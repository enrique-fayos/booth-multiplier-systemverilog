==> flow/design.v <==
module multipli_pipelined
#(parameter int N = 8)
(
	input  logic                        CLOCK,
	input  logic                        RESET,     
	input  logic                        START,
	input  logic signed [N-1:0]         A,B,
	output logic signed [2*N-1:0]       S,
	output logic                        END_MULT
);
parameter int iteraciones = N/2;  
localparam int n_etapas = 1 + 2*iteraciones;  
logic [n_etapas-1:0] start;
logic [n_etapas-1:0] X;
logic signed [n_etapas-1:0][N-1:0] LO,M;
logic signed [n_etapas-1:0][N+1:0] ACCU;
always_ff @(posedge CLOCK or negedge RESET) begin
    if (!RESET) begin
        start    <= '0;
        X        <= '0;
        LO       <= '0;
        M        <= '0;  
        ACCU     <= '0;
    end else begin
        start[0] <= START;
        if (START) begin
            ACCU[0] <= '0;
            LO[0]   <= $signed(A);
            M[0]    <= $signed(B);
            X[0]    <= 1'b0;
        end else begin
            ACCU[0] <= '0;
            LO[0]   <= '0;
            M[0]    <= '0;
            X[0]    <= 1'b0;            
        end
    for (int i = 1; i < n_etapas; i++) begin
        start[i] <= start[i-1];
        if (start[i-1]) begin
            M[i] <= M[i-1];
            if((i%2)==1) begin 
                logic [2:0] q;
                logic signed [N+1:0] Mext;
                q    = {LO[i-1][1:0], X[i-1]};
                Mext = $signed(M[i-1]);
                ACCU[i] <= ACCU[i-1];
                LO[i]   <= LO[i-1];
                X[i]    <= X[i-1];
                unique case (q)
                    3'b000, 3'b111: ACCU[i] <= ACCU[i-1];                 
                    3'b001, 3'b010: ACCU[i] <= ACCU[i-1] + Mext;         
                    3'b011:         ACCU[i] <= ACCU[i-1] + (Mext <<< 1);  
                    3'b100:         ACCU[i] <= ACCU[i-1] - (Mext <<< 1);
                    3'b101, 3'b110: ACCU[i] <= ACCU[i-1] - Mext;         
                    default:        ACCU[i] <= ACCU[i-1];                    
                endcase
                end
            else begin
                {ACCU[i], LO[i], X[i]} <= $signed({ACCU[i-1], LO[i-1], X[i-1]}) >>> 2;
                end
                end 
        else begin
            ACCU[i] <= '0;
            LO[i]   <= '0;
            M[i]    <= '0;
            X[i]    <= 1'b0;               
            end
        end 
    end
end
assign END_MULT = start[n_etapas-1];
assign S = {ACCU[n_etapas-1][N-1:0],LO[n_etapas-1]};
endmodule
# [Reports on multipli_pipelined]
# What the tools print for multipli_pipelined, step after step.
# Lines are those of the file above, counted from 1.
# Cell names lack the library's common part.
# A cell with - has no value.
[setup] design="multipli_pipelined" clk_port="CLOCK" lib="sky130hd" corner="tt_025C_1v80"

# [Word level]
# Source: Yosys, flattened and elaborated, memories not mapped. Widths are those after wreduce; folded enables and synchronous resets count as part of the registers. Registers that Yosys merges into a memory's read port (data or address) are not register bits. Print and check cells do not count. Equal cells are merged and count once.
[bits] regBits=220 output_inout_bits=17
[classes] add_sub_neg=14 n_eq=24 muxes=33 reduce_logical=13
[ops] operator="10-bit case mux with 5-bit select" n=3
[ops] operator="8-bit 2-to-1 mux" n=17
[ops] operator="10-bit 2-to-1 mux" n=7
[ops] operator="10-bit adder" n=6
[ops] operator="10-bit subtractor" n=6
[ops] operator="10-bit case mux with 4-bit select" n=1
[ops] operator="3-bit equality test with constant B" n=12
[ops] operator="2-bit OR reduction" n=9
[ops] operator="3-bit by 2-bit equality test with 1-bit output with constant B" n=6
[ops] operator="3-bit logical NOT" n=4
[ops] operator="1-bit by 9-bit subtractor with 10-bit output with constant A" n=1
[ops] operator="1-bit by 8-bit subtractor with 9-bit output with constant A" n=1
[ops] operator="3-bit by 1-bit equality test with 1-bit output with constant B" n=3
[ops] operator="1-bit 2-to-1 mux" n=5
[ops] operator="2-bit equality test with constant B" n=2
[ops] operator="2-bit by 1-bit equality test with 1-bit output with constant B" n=1

# [Longest topological paths]
# Depth = most cells in a row (Yosys ltp): at word level without a register or memory, in the mapped netlist without a sequential cell, where the memories' decode and read muxes count.
[logic_depth] word_depth=4 abc_area=1 mapped_depth=21

# [Synthesis result]
# Yosys stat after the flow's synthesis: flattened, memories mapped to cells. It holds for the ABC_AREA given above (unset counts as 0); a run with the other value may have another netlist.
# The area totals of this step are shown rounded.
[mapped] stdcells=1376 synth_area_um2=11000 ffs=207
[types] cell_type="dfrtp_1" n=207 type_area_um2=5.18E+03
[types] cell_type="nand2_1" n=376 type_area_um2=1.41E+03
[types] cell_type="inv_1" n=265 type_area_um2=994.704
[types] cell_type="ha_1" n=55 type_area_um2=688.16
[types] cell_type="o21ai_0" n=68 type_area_um2=340.326
[types] cell_type="a21oi_1" n=62 type_area_um2=310.298
[types] cell_type="nand3_1" n=61 type_area_um2=305.293
[types] cell_type="nor2_1" n=64 type_area_um2=240.23
[types] cell_type="buf_4" n=16 type_area_um2=120.115
[types] cell_type="fa_1" n=6 type_area_um2=120.115
[types] cell_type="nor2_4" n=9 type_area_um2=101.347
[types] cell_type="clkbuf_1" n=26 type_area_um2=97.594
[types] cell_type="xnor2_1" n=11 type_area_um2=96.342
[types] cell_type="xor2_1" n=11 type_area_um2=96.342
[types] cell_type="o21ai_1" n=17 type_area_um2=85.082
[types] cell_type="inv_2" n=22 type_area_um2=82.579
[types] cell_type="nand4_1" n=10 type_area_um2=62.56
[types] cell_type="o211ai_1" n=8 type_area_um2=60.058
# Other cell types: 25; their cells: 82.

# [Worst setup path after synthesis]
# Path of least setup slack by OpenSTA after synthesis, without wires, with an ideal clock, recovery checks aside; 20% of the period is set as input and as output delay. Where synthesis merged equal registers, the netlist keeps one of their names.
[synth_path] path_kind="reg-to-reg" startpoint="reg M" endpoint="reg ACCU" period_ns=6.73 arrival_time_ns=2.365 slack_ns=4.252 path_delay_ns=2.478 driving_pins=20 path_buffers=0 period_less_setup_slack_ns=2.478
# "path_delay_ns" is the arrival time less input delay plus setup time.
# "driving_pins": output pins that drive a net of the path, with the launching flip-flop's if there is one; two outputs of one cell count as two.
# "period_less_setup_slack_ns" is the clock period less the worst setup slack; recovery checks do not enter. This is arithmetic on one report: input and output delays are still those of the set period (20% each).
# An end named without its bit number is one bit of that signal or, where synthesis recoded a state register, one of its new flip-flops.
# Between the ends stands the longest chain of elaborated cells between them, by number of cells; it is not shown to be the way that was timed. Of several equally long chains one is given.
# A line is the first line of the expression or statement that the cell stems from. Yosys adds cells for indexed reads and writes and turns some case tables into memories.
[synth_via] path_cell_list="dfrtp_1 > inv_1 > ha_1 > inv_1 > nor2_1 > nand2_1 > o31ai_1 > nand2_1 > nand2_1 > o21ai_0 > ha_1 > nand2_1 > nor2_1 > nand2_1 > o211ai_1 > nand3_1 > nand3_1 > nand3_1 > nand2_1 > inv_1" elab_chain_len=3 cone_cells=6 cone_lines=6 classes_between="4 x add/sub; 2 x mux"
[synth_lines] element="start: assignment" line=22 rtl="M        <= '0;"
[synth_lines] element="10-bit subtractor" line=54 rtl="3'b101, 3'b110: ACCU[i] <= ACCU[i-1] - Mext;"
[synth_lines] element="10-bit case mux with 5-bit select" line=49 rtl="unique case (q)"
[synth_lines] element="10-bit 2-to-1 mux" line=39 rtl="if (start[i-1]) begin"
[synth_lines] element="end: assignment" line=23 rtl="ACCU     <= '0;"

# [Worst path after layout]
# From the final timing report of run 1: the path of least setup slack in the routed layout; clock arrival at registers is part of the times.
[layout_path] path_kind="reg-to-reg" startpoint="reg M" endpoint="reg ACCU" period_ns=3.18 arrival_time_ns=3.24 slack_ns=0.34 driving_pins=21 path_buffers=0
# An end named without its bit number is one bit of that signal or, where synthesis recoded a state register, one of its new flip-flops.
# Between the ends stands the longest chain of elaborated cells between them, by number of cells; it is not shown to be the way that was timed. Of several equally long chains one is given.
[layout_via] path_cell_list="dfrtp_1 > inv_1 > ha_1 > inv_1 > nor2_1 > nand2_1 > o31ai_1 > nand2_1 > nand2_1 > o21ai_0 > ha_1 > nand2_1 > nor2_1 > nand2_1 > nor2_2 > nand3b_1 > nand3_1 > nand3_1 > nand3_1 > nand2_1 > inv_1" elab_chain_len=3 cone_cells=6 cone_lines=6 classes_between="4 x add/sub; 2 x mux"
[layout_lines] element="start: assignment" line=22 rtl="M        <= '0;"
[layout_lines] element="10-bit subtractor" line=54 rtl="3'b101, 3'b110: ACCU[i] <= ACCU[i-1] - Mext;"
[layout_lines] element="10-bit case mux with 5-bit select" line=49 rtl="unique case (q)"
[layout_lines] element="10-bit 2-to-1 mux" line=39 rtl="if (start[i-1]) begin"
[layout_lines] element="end: assignment" line=23 rtl="ACCU     <= '0;"

# 2 stored runs of multipli_pipelined in the flow (synthesis by Yosys, layout by OpenROAD, sky130hd cells), in arbitrary order. Constraints: input delay and output delay 20% of the set period each, output load 0.01 pF.
# "period_less_ws_ns" = clock period - worst setup slack. The figure is calculated, with input and output delays left at 20% of the set period.
# "critical_path_time_ns" = time allowed to the worst setup path (clock period - input delay - output delay, where it has them) - its slack; a late launch clock adds to it, a late capture clock takes from it.
# "power.total_uw": no workload was simulated; the value follows from the tool's default switching activity.
# Values from the reports are rounded here.
run="run 1" settings period_ns=3.18 CORE_UTILIZATION=16 PLACE_DENSITY=0.83 CORE_ASPECT_RATIO=0.83 TNS_END_PERCENT=90 ABC_AREA=1 CTS_CLUSTER_SIZE=29 CAP_MARGIN=5 SLEW_MARGIN=15 CORE_MARGIN=2
run="run 1" results synth_chip_area_um2=11000 design_die_area_um2=71000 finish.stdcell_area_um2=12900 finish.utilization_pct=19.0 setup_ws_ns=0.344 tns_setup_ns=0.000 power.total_uw=5750 period_less_ws_ns=2.836 critical_path_time_ns=2.84 worst_setup_path_type="reg-to-reg"
run="run 2" settings period_ns=3.05 SETUP_SLACK_MARGIN=-0.23 CAP_MARGIN=20 CORE_MARGIN=2 CORE_UTILIZATION=40 SLEW_MARGIN=20
run="run 2" results synth_chip_area_um2=10600 design_die_area_um2=27900 finish.stdcell_area_um2=12200 finish.utilization_pct=46.7 setup_ws_ns=0.028 tns_setup_ns=0.000 power.total_uw=6270 period_less_ws_ns=3.022 critical_path_time_ns=3.02 worst_setup_path_type="reg-to-reg"
